==> flow/design.v <==
module iqdemap_qpsk 
(
 input               CLK,
 input               RST,
 input               ce,
 input               valid_i,
 input signed [10:0] ar,
 input signed [10:0] ai,
 output              valid_o,
 output [127:0]      writer_data,
 output              valid_raw,
 output [1:0]        raw
 );
reg[7:0] bytes;
reg[127:0] data;
reg valid_output;
reg[2:0] state;
assign valid_o = valid_output;
assign valid_raw = 0;
assign writer_data = data;
assign raw = !ar[10] * 2 + ai[10];
always @(posedge CLK) begin
   if (!RST) begin
      state <= 0;
      bytes <= 0;
      data = 0;
      valid_output <= 0;
   end else begin
      if(state == 0) begin
         valid_output <= 0;
         if(valid_i) begin
            state = 1;
            bytes <= 2;
            valid_output <= 0;
            data = (data << 2) + raw;
         end
      end else if(state == 1) begin
        data = (data << 2) + raw;
        bytes = bytes + 2;
        if(bytes == 128) begin
           valid_output <= 1;
           state <= 0;
        end
      end
   end
end
endmodule
## From RTL to reports: iqdemap_qpsk

The steps from the RTL of iqdemap_qpsk to its reports follow in flow order.
Line numbers count from 1 in the design file above.
Operators carry their Yosys type and port widths (W data, S select, Z words).
Cell names lack the library's common part.
A cell with n/a has no value.

| set-up | value |
|---|---|
| top module | iqdemap_qpsk |
| clock port | CLK |
| standard-cell library | sky130hd |
| timing corner | tt_025C_1v80 |

## After elaboration

Counts by Yosys on the flattened word-level netlist (proc, flatten, opt, wreduce; memories kept). Register bits leave out memories and registers merged into their read ports (data or address). Print and check cells are left out. Cells with the same type and inputs are merged into one.

| bit counts | value |
|---|---|
| register bits | 140 |
| output and inout port bits | 132 |
| cells after elaboration | 29 |

| cells by class | value |
|---|---|
| add/sub/neg operators | 3 |
| equal/unequal tests | 3 |
| muxes and demuxes | 10 |
| bitwise operators | 1 |
| reduce/logical cells | 8 |

Operator list:

| operator | number |
|---|---|
| $mux W128 | 3 |
| $add A128 B2 Y128 | 1 |
| $mux W8 | 3 |
| $mux W3 | 4 |
| $add A8 B2 Y8 const B | 1 |
| $eq A8 B8 Y1 const B | 1 |
| $reduce_and A2 Y1 | 2 |
| $reduce_bool A2 Y1 | 2 |
| $eq A3 B1 Y1 const B | 1 |
| $logic_not A3 Y1 | 1 |
| $reduce_and A3 Y1 | 1 |
| $add A2 B1 Y2 | 1 |
| $ne A2 B2 Y1 const B | 1 |
| $reduce_or A2 Y1 | 1 |
| $not A1 Y1 | 1 |
| $logic_not A1 Y1 | 1 |

## Longest topological paths

Depth = most cells in a row (Yosys ltp): at word level without a register or memory, in the mapped netlist without a sequential cell, where the memories' decode and read muxes count.

| logic depth | value |
|---|---|
| depth after elaboration | 5 |
| ABC_AREA | 1 |
| depth in mapped cells | 10 |
| gate-level depth less buffers | 10 |

## Mapped cells and area

Yosys stat after the flow's synthesis: flattened, memories mapped to cells. It holds for the ABC_AREA given above (unset counts as 0); a run with the other value may have another netlist.

| mapped netlist | value |
|---|---|
| mapped cells | 637 |
| synthesis area | 4,974.8 µm² |
| flip-flop cells | 138 |
| buffer cells | 44 |

Cell types:

| cell type | number |
|---|---|
| dfxtp_1 | 138 |
| nor2_1 | 259 |
| o21ai_0 | 118 |
| buf_6 | 10 |
| nand2_1 | 29 |
| buf_2 | 11 |
| o21ai_1 | 11 |
| clkbuf_1 | 14 |
| a21oi_1 | 8 |
| inv_1 | 10 |
| nand3_1 | 7 |
| clkbuf_2 | 6 |
| buf_4 | 3 |
| xor2_1 | 2 |
| ha_1 | 1 |
| nand2_4 | 1 |
| nand3_2 | 1 |
| a21oi_2 | 1 |

Other cell types: 7; their cells: 7.

## Worst setup path after synthesis

Path of least setup slack by OpenSTA after synthesis, without wires, with an ideal clock, recovery checks aside; 20% of the period is set as input and as output delay. Where synthesis merged equal registers, the netlist keeps one of their names.

| path after synthesis | value |
|---|---|
| path type | register to register |
| start | register bytes[1] |
| end | register state |
| period | 1,340 ps |
| setup time | 114 ps |
| arrival time | 1,175 ps |
| required time | 1,226 ps |
| setup slack | 52 ps |
| delay of the path | 1,289 ps |
| driving pins on the path | 9 |
| path buffers | 0 |
| period reached after synthesis | 1,288 ps |

"delay of the path" = arrival - input delay + setup time.
"driving pins on the path": output pins that drive a net of the path, with the launching flip-flop's if there is one; two outputs of one cell count as two.
"period reached after synthesis" is the clock period less the worst setup slack; recovery checks do not enter. This is arithmetic on one report: input and output delays are still those of the set period (20% each).
An end named without its bit number is one bit of that signal or, where synthesis recoded a state register, one of its new flip-flops.
A register here has more assigning lines than the two given.

| on the way, after synthesis | value |
|---|---|
| cell sequence | dfxtp_1 ha_1 nand3_1 o21bai_1 nand2_1 nor2_2 nand2_1 nand3_1 nand2_1 |

RTL lines, path after synthesis:

| item | RTL line | text |
|---|---|---|
| start: declaration | 14 | `reg[7:0] bytes;` |
| start: assignment | 25 | `bytes <= 0;` |
| start: assignment | 39 | `bytes = bytes + 2;` |
| end: assignment | 24 | `state <= 0;` |
| end: assignment | 32 | `state = 1;` |
| end: declaration | 17 | `reg[2:0] state;` |

No chain of elaborated cells between the ends is given.

## Timing after layout

Path of least setup slack in the final report of run A (OpenROAD, finished layout, wires in). Where an end is a register, its clock arrival counts in the times.
The report prints the path's times to 10 ps; the period is as set.

| path post-layout | value |
|---|---|
| path type | register to register |
| start | register bytes[1] |
| end | register state |
| period | 1,260 ps |
| setup time | 110 ps |
| arrival time | 1,760 ps |
| required time | 1,670 ps |
| setup slack | -100 ps |
| driving pins on the path | 9 |
| path buffers | 0 |

An end named without its bit number is one bit of that signal or, where synthesis recoded a state register, one of its new flip-flops.
A register here has more assigning lines than the two given.

| on the way, post-layout | value |
|---|---|
| cell sequence | dfxtp_2 ha_4 nand2_2 nor2_1 nand3_1 nand2_2 nor2_4 nand3_2 nand2_1 |

RTL lines, path post-layout:

| item | RTL line | text |
|---|---|---|
| start: declaration | 14 | `reg[7:0] bytes;` |
| start: assignment | 25 | `bytes <= 0;` |
| start: assignment | 39 | `bytes = bytes + 2;` |
| end: assignment | 24 | `state <= 0;` |
| end: assignment | 32 | `state = 1;` |
| end: declaration | 17 | `reg[2:0] state;` |

No chain of elaborated cells between the ends is given.

Module iqdemap_qpsk, platform sky130hd: 2 stored runs of the flow (Yosys, OpenROAD) with differing settings, in no particular order. Input and output delays are each 20% of the period that was set; the output load is 0.01 pF.
"achieved period" is the run's clock period less its worst setup slack. It is reckoned from that one timing run; input and output delays stay at 20% of the period that was set.
"allowed time less slack (worst setup path)": the worst setup path's part of the clock period (all of it between registers, 20% less for each end at a port) less its slack. A launch clock that arrives late makes it longer, a capture clock that arrives late makes it shorter.
"total power after layout" is the tool's figure for a default switching activity; nothing was simulated.
"allowed time less slack (worst setup path)" is known to 10 ps.

#### Run A

| setting | value |
|---|---|
| period_ns | `1.26` |
| CORE_UTILIZATION | `54` |
| PLACE_DENSITY_LB_ADDON | `0.02` |
| CORE_MARGIN | `8` |
| CELL_PAD_IN_SITES_DETAIL_PLACEMENT | `0` |
| ABC_AREA | `1` |
| CAP_MARGIN | `40` |
| SLEW_MARGIN | `40` |
| MAX_ROUTING_LAYER | `met5` |

| result | value |
|---|---|
| full die area | 12,539.5 µm² |
| netlist area reported by Yosys | 4,974.8 µm² |
| total negative slack | -304 ps |
| achieved period | 1,356 ps |
| utilization after layout | 86.1 % |
| allowed time less slack (worst setup path) | 1,360 ps |
| critical path type | register to register |
| total power after layout | 13,232 µW |
| worst hold slack | 143 ps |
| area of the standard cells in the finished layout | 7,841.3 µm² |
| setup slack of the worst path | -96 ps |

#### Run B

| setting | value |
|---|---|
| period_ns | `1.27` |
| CAP_MARGIN | `20` |
| CORE_MARGIN | `2` |
| CORE_UTILIZATION | `40` |
| SLEW_MARGIN | `20` |

| result | value |
|---|---|
| full die area | 13,429.3 µm² |
| netlist area reported by Yosys | 5,007.3 µm² |
| total negative slack | -6,310 ps |
| achieved period | 1,376 ps |
| utilization after layout | 66.2 % |
| allowed time less slack (worst setup path) | 1,380 ps |
| critical path type | register to register |
| total power after layout | 10,296 µW |
| worst hold slack | 425 ps |
| area of the standard cells in the finished layout | 8,021.4 µm² |
| setup slack of the worst path | -106 ps |
